==> flow/design.v <==
module VGA_Driver_param #(
    parameter
        H_ACTIVE_VIDEO = 640,
        H_FRONT_PORCH = 16,
        H_SYNC_PULSE = 96,
        H_BACK_PORCH = 48,
        V_ACTIVE_VIDEO = 480,
        V_FRONT_PORCH = 11,
        V_SYNC_PULSE = 2,
        V_BACK_PORCH = 31
)(
    input logic clk, nrst, enable,  
        Rin, Gin, Bin,  
    output logic hsync, vsync, Rout, Gout, Bout,  
    output logic [$clog2(H_ACTIVE_VIDEO):0] hpos, vpos  
);
    logic [$clog2(H_ACTIVE_VIDEO):0] nextHpos, nextVpos;
    typedef enum logic [1:0] {
        ACTIVE_VIDEO,
        FRONT_PORCH,
        SYNC_PULSE,
        BACK_PORCH
    } state_t; 
    state_t hState, vState, 
        nextHState, nextVState;
    always_ff @( posedge clk, negedge nrst ) begin : StateUpdate
        if (~nrst) begin
            hState <= ACTIVE_VIDEO;
            vState <= ACTIVE_VIDEO;
            hpos <= 0;
            vpos <= 0;
        end 
        else if (enable) begin
            hState <= nextHState;
            vState <= nextVState;
            hpos <= nextHpos;
            vpos <= nextVpos;
        end
    end
    always_comb begin : NextStateLogic
        if (hpos == H_ACTIVE_VIDEO + H_FRONT_PORCH + H_SYNC_PULSE + H_BACK_PORCH - 1) begin   
            nextHpos = 0;
        end
        else begin
            nextHpos = hpos + 1;
        end
        if (hpos == H_ACTIVE_VIDEO - 1) begin  
            nextHState = FRONT_PORCH;
        end 
        else if (hpos == H_ACTIVE_VIDEO + H_FRONT_PORCH -1 ) begin  
            nextHState = SYNC_PULSE;
        end
        else if (hpos == H_ACTIVE_VIDEO + H_FRONT_PORCH + H_SYNC_PULSE - 1) begin  
            nextHState = BACK_PORCH;
        end
        else if (hpos == H_ACTIVE_VIDEO + H_FRONT_PORCH + H_SYNC_PULSE + H_BACK_PORCH - 1) begin  
            nextHState = ACTIVE_VIDEO;
        end
        else begin
            nextHState = hState;
        end
        if (vpos == V_ACTIVE_VIDEO + V_FRONT_PORCH + V_SYNC_PULSE + V_BACK_PORCH -1) begin   
            nextVpos = 0;
        end
        else if (hpos == H_ACTIVE_VIDEO + H_FRONT_PORCH + H_SYNC_PULSE + H_BACK_PORCH - 1) begin
            nextVpos = vpos + 1;
        end
        else begin
            nextVpos = vpos;
        end
        if (vpos == V_ACTIVE_VIDEO - 1) begin  
            nextVState = FRONT_PORCH;
        end 
        else if (vpos == V_ACTIVE_VIDEO + V_FRONT_PORCH - 1) begin  
            nextVState = SYNC_PULSE;
        end
        else if (vpos ==  V_ACTIVE_VIDEO + V_FRONT_PORCH + V_SYNC_PULSE - 1) begin  
            nextVState = BACK_PORCH;
        end
        else if (vpos == V_ACTIVE_VIDEO + V_FRONT_PORCH + V_SYNC_PULSE + V_BACK_PORCH - 1) begin  
            nextVState = ACTIVE_VIDEO;
        end
        else begin
            nextVState = vState;
        end
    end
    always_comb begin : OutputLogic
        if (hState == ACTIVE_VIDEO && vState == ACTIVE_VIDEO) begin
                Rout = Rin;
                Gout = Gin;
                Bout = Bin;
                hsync = 1;
                vsync = 1;
        end
        else begin
            Rout = 0;
            Gout = 0;
            Bout = 0;
            if (hState == SYNC_PULSE) begin
                hsync = 0;
            end
            else begin
                hsync = 1;
            end
            if (vState == SYNC_PULSE) begin
                vsync = 0;
            end
            else begin
                vsync = 1;
            end
        end
    end
endmodule
======== Reports on VGA_Driver_param ========
Tool output for the design above, in the order of the flow.
Lines are those of the file above, counted from 1.
Cell names lack the library's common part.
The mark n/a stands for no value.
set-up
  top ..................................... VGA_Driver_param
  clock ................................... clk
  standard-cell library ................... sky130hd
  library corner .......................... tt_025C_1v80

======== Word-level counts ========
Counts by Yosys on the flattened word-level netlist (proc, flatten, opt, wreduce; memories kept). Register bits leave out memories and registers merged into their read ports (data or address). Print and check cells are left out. Cells with the same type and inputs are merged into one.
word-level totals
  output and inout bits ................... 27
  register bits ........................... 26
operators by class
  mux-type cells .......................... 18
  eq/ne operators ......................... 10
  add/sub/neg operators ................... 2
  reductions and logical operators ........ 9
operators by type and width
  operator                                        number
  equality test 11 x 10 -> 1 bit with constant B  5
  equality test 11 x 9 -> 1 bit with constant B   3
  two-way mux 11 bit                              3
  adder 11 x 1 -> 11 bit with constant B          2
  two-way mux 2 bit                               8
  nonzero test 4 bit                              2
  two-way mux 1 bit                               7
  AND reduction 2 bit                             3
  equality test 2 bit with constant B             2
  logical NOT 2 bit                               2
  nonzero test 2 bit                              1
  logical AND 1 bit                               1

======== Longest topological paths ========
Longest topological path by Yosys (ltp), each cell counted once; first at word level (registers and memories cut), then after technology mapping (sequential cells cut; the memories' decode and read muxes count).
depth
  depth after elaboration ................. 5
  ABC_AREA ................................ 0
  gate-level depth with buffers ........... 6

======== Mapped cells and area ========
The flow's flattened synthesis, as Yosys stat reports it; memories are mapped. The netlist is that of the ABC_AREA named above (0 if unset); the other value can give another one.
Totals and module areas in this step are rounded.
mapped netlist
  flip-flops .............................. 26
  buffer cells ............................ 7
  cell area after synthesis ............... 1500 sq um
  cell count .............................. 155
  sequential part of the area ............. 650 sq um
cells by type
  cell type  number  area in all (sq um)
  dfrtp_1    24      600.576
  xnor2_1    11      96.342
  nand4_1    10      62.56
  nand2_1    15      56.304
  dfstp_2    2       52.55
  ha_1       4       50.048
  nand3_1    10      50.048
  o21ai_0    8       40.038
  nor2_1     10      37.536
  xor2_1     4       35.034
  and3_1     5       31.28
  inv_1      7       26.275
  or3_1      4       25.024
  buf_6      2       22.522
  a21oi_1    4       20.019
  nor4bb_1   2       20.019
  nor3b_4    1       18.768
  nor4_1     3       18.768
Other cell types: 22; their cells: 29.

======== Path before layout ========
Path of least setup slack by OpenSTA after synthesis, without wires, with an ideal clock, recovery checks aside; 20% of the period is set as input and as output delay. Where synthesis merged equal registers, the netlist keeps one of their names.
timing path after synthesis
  path kind ............................... reg-to-reg
  start point ............................. register vpos[1]
  end point ............................... register vpos[1]
  arrival time ............................ 1.440 ns
  slack ................................... 0.674 ns
  delay of the path ....................... 1.576 ns
  driving pins on the path ................ 6
  clock period ............................ 2.25 ns
  library setup time ...................... 0.136 ns
  required time ........................... 2.114 ns
  time at the first pin ................... 0.000 ns
  synthesis period reached ................ 1.576 ns
"delay of the path" is the arrival time less input delay plus setup time.
"driving pins on the path": output pins that drive a net of the path, with the launching flip-flop's if there is one; two outputs of one cell count as two.
"synthesis period reached" = period - worst setup slack (recovery checks aside). The figure is calculated, with input and output delays left at 20% of the set period.
Between the ends stands the longest chain of elaborated cells between them, by number of cells; it is not shown to be the way that was timed. Of several equally long chains one is given.
A line is the first line of the expression or statement that the cell stems from. Yosys adds cells for indexed reads and writes and turns some case tables into memories.
between the ends, after synthesis
  cells stage by stage .................... dfrtp_1 -> ha_1 -> nor4bb_1 -> nand3_1 -> nor2_1 -> o21ai_0
  cells in the longest elaborated chain ... 3
  elaborated cells on any way between the ends .. 6
  those cells by class .................... add/sub (1); eq/ne (1); mux (2); reduce/logical (2)
ends and longest elaborated chain, after synthesis
  element                 line  RTL
  start, declared         15    output logic [$clog2(H_ACTIVE_VIDEO):0] hpos, vpos
  start, assigned         31    vpos <= 0;
  start, assigned         37    vpos <= nextVpos;
  adder 11 x 1 -> 11 bit  66    nextVpos = vpos + 1;
  two-way mux 11 bit      65    else if (hpos == H_ACTIVE_VIDEO + H_FRONT_PORCH + H_SYNC_PULSE + H_BACK_PORCH - 1) begin
  two-way mux 11 bit      62    if (vpos == V_ACTIVE_VIDEO + V_FRONT_PORCH + V_SYNC_PULSE + V_BACK_PORCH -1) begin
  end, assigned           31
  end, assigned           37
  end, declared           15

======== Timing after layout ========
Path of least setup slack in the final report of stored run 1 (OpenROAD, finished layout, wires in). Where an end is a register, its clock arrival counts in the times.
timing path after layout
  path kind ............................... reg-to-reg
  start point ............................. register hpos[6]
  end point ............................... register hState
  driving pins on the path ................ 6
  slack ................................... -0.20 ns
  library setup time ...................... 0.14 ns
  required time ........................... 1.53 ns
  time at the first pin ................... 0.28 ns
  clock period ............................ 1.39 ns
  arrival time ............................ 1.73 ns
Where an end lacks its bit number, it is one bit of the signal, or one of the new flip-flops if synthesis recoded a state register.
between the ends, after layout
  cells stage by stage .................... dfrtp_1 -> buf_4 -> nor4b_2 -> a31oi_1 -> nor4_2 -> o21ai_0
ends and longest elaborated chain, after layout
  element          line  RTL
  start, declared  15    output logic [$clog2(H_ACTIVE_VIDEO):0] hpos, vpos
  start, assigned  30    hpos <= 0;
  start, assigned  36    hpos <= nextHpos;
  end, assigned    28    hState <= ACTIVE_VIDEO;
  end, assigned    34    hState <= nextHState;
  end, declared    24    state_t hState, vState,
No chain of elaborated cells between the ends is given.

Add stored flow runs of VGA_Driver_param

Measured data: module VGA_Driver_param, platform sky130hd, 2 stored runs of the flow under differing settings, order arbitrary. Input and output delays are each 20% of the period that was set; the output load is 0.01 pF.
"clock period reached" = clock period - worst setup slack. The figure is calculated, with input and output delays left at 20% of the set period.
"critical path time": the worst setup path's part of the clock period (all of it between registers, 20% less for each end at a port) less its slack. A launch clock that arrives late makes it longer, a capture clock that arrives late makes it shorter.
"total power after layout" rests on the timing tool's default activity at the inputs, not on a simulated workload.
Measured values are rounded.

======== stored run 1 ========
==> flow/run.sh <==
#!/bin/bash
# the make line also repeats the synthesis and layout settings of config.mk as NAME=value (left out here)
make -C /OpenROAD-flow-scripts/flow DESIGN_CONFIG=/design/flow/config.mk WORK_HOME=/design/flow/orfs CLKGATE_MAP_FILE= finish
==> flow/config.mk <==
export PLATFORM = sky130hd
export DESIGN_NAME = VGA_Driver_param
export DESIGN_NICKNAME = VGA_Driver_param
export VERILOG_FILES = /design/flow/design.v
export SDC_FILE = /design/flow/constraint.sdc
export NUM_CORES = 4
export LEC_CHECK = 0
export CAP_MARGIN = 20
export CORE_ASPECT_RATIO = 1.32
export CORE_MARGIN = 2
export CORE_UTILIZATION = 40
export CTS_CLUSTER_SIZE = 28
export MAX_ROUTING_LAYER = met5
export PLACE_DENSITY_LB_ADDON = 0.14
export SLEW_MARGIN = 20
==> flow/constraint.sdc <==
create_clock -name core_clock -period 1.39 [get_ports {clk}]
set_input_delay 0.2780 -clock core_clock [delete_from_list [all_inputs] [get_ports {clk}]]
set_output_delay 0.2780 -clock core_clock [all_outputs]
set_load 0.01 [all_outputs]

-------- measured, stored run 1 --------
  chip area in the Yosys report ........... 1500 sq um
  smallest setup slack .................... -0.20 ns
  total negative setup slack .............. -3.0 ns
  total die area .......................... 4200 sq um
  critical path time ...................... 1.59 ns
  worst path kind ......................... reg-to-reg
  clock period reached .................... 1.587 ns
  total power after layout ................ 2300 µW
  utilization of the finished layout ...... 75%

======== stored run 2 ========
==> flow/run.sh <==
#!/bin/bash
# the make line also repeats the synthesis and layout settings of config.mk as NAME=value (left out here)
make -C /OpenROAD-flow-scripts/flow DESIGN_CONFIG=/design/flow/config.mk WORK_HOME=/design/flow/orfs CLKGATE_MAP_FILE= finish
==> flow/config.mk <==
export PLATFORM = sky130hd
export DESIGN_NAME = VGA_Driver_param
export DESIGN_NICKNAME = VGA_Driver_param
export VERILOG_FILES = /design/flow/design.v
export SDC_FILE = /design/flow/constraint.sdc
export NUM_CORES = 4
export LEC_CHECK = 0
export CAP_MARGIN = 20
export CELL_PAD_IN_SITES_DETAIL_PLACEMENT = 0
export CORE_MARGIN = 2
export CORE_UTILIZATION = 24
export CTS_CLUSTER_DIAMETER = 285
export GPL_TIMING_DRIVEN = 0
export MAX_ROUTING_LAYER = met4
export PLACE_DENSITY_LB_ADDON = 0.15
export SLEW_MARGIN = 20
==> flow/constraint.sdc <==
create_clock -name core_clock -period 1.1 [get_ports {clk}]
set_input_delay 0.2200 -clock core_clock [delete_from_list [all_inputs] [get_ports {clk}]]
set_output_delay 0.2200 -clock core_clock [all_outputs]
set_load 0.01 [all_outputs]

-------- measured, stored run 2 --------
  chip area in the Yosys report ........... 1500 sq um
  smallest setup slack .................... -0.45 ns
  total negative setup slack .............. -11 ns
  total die area .......................... 6900 sq um
  critical path time ...................... 1.55 ns
  worst path kind ......................... reg-to-reg
  clock period reached .................... 1.553 ns
  total power after layout ................ 2900 µW
  utilization of the finished layout ...... 45%
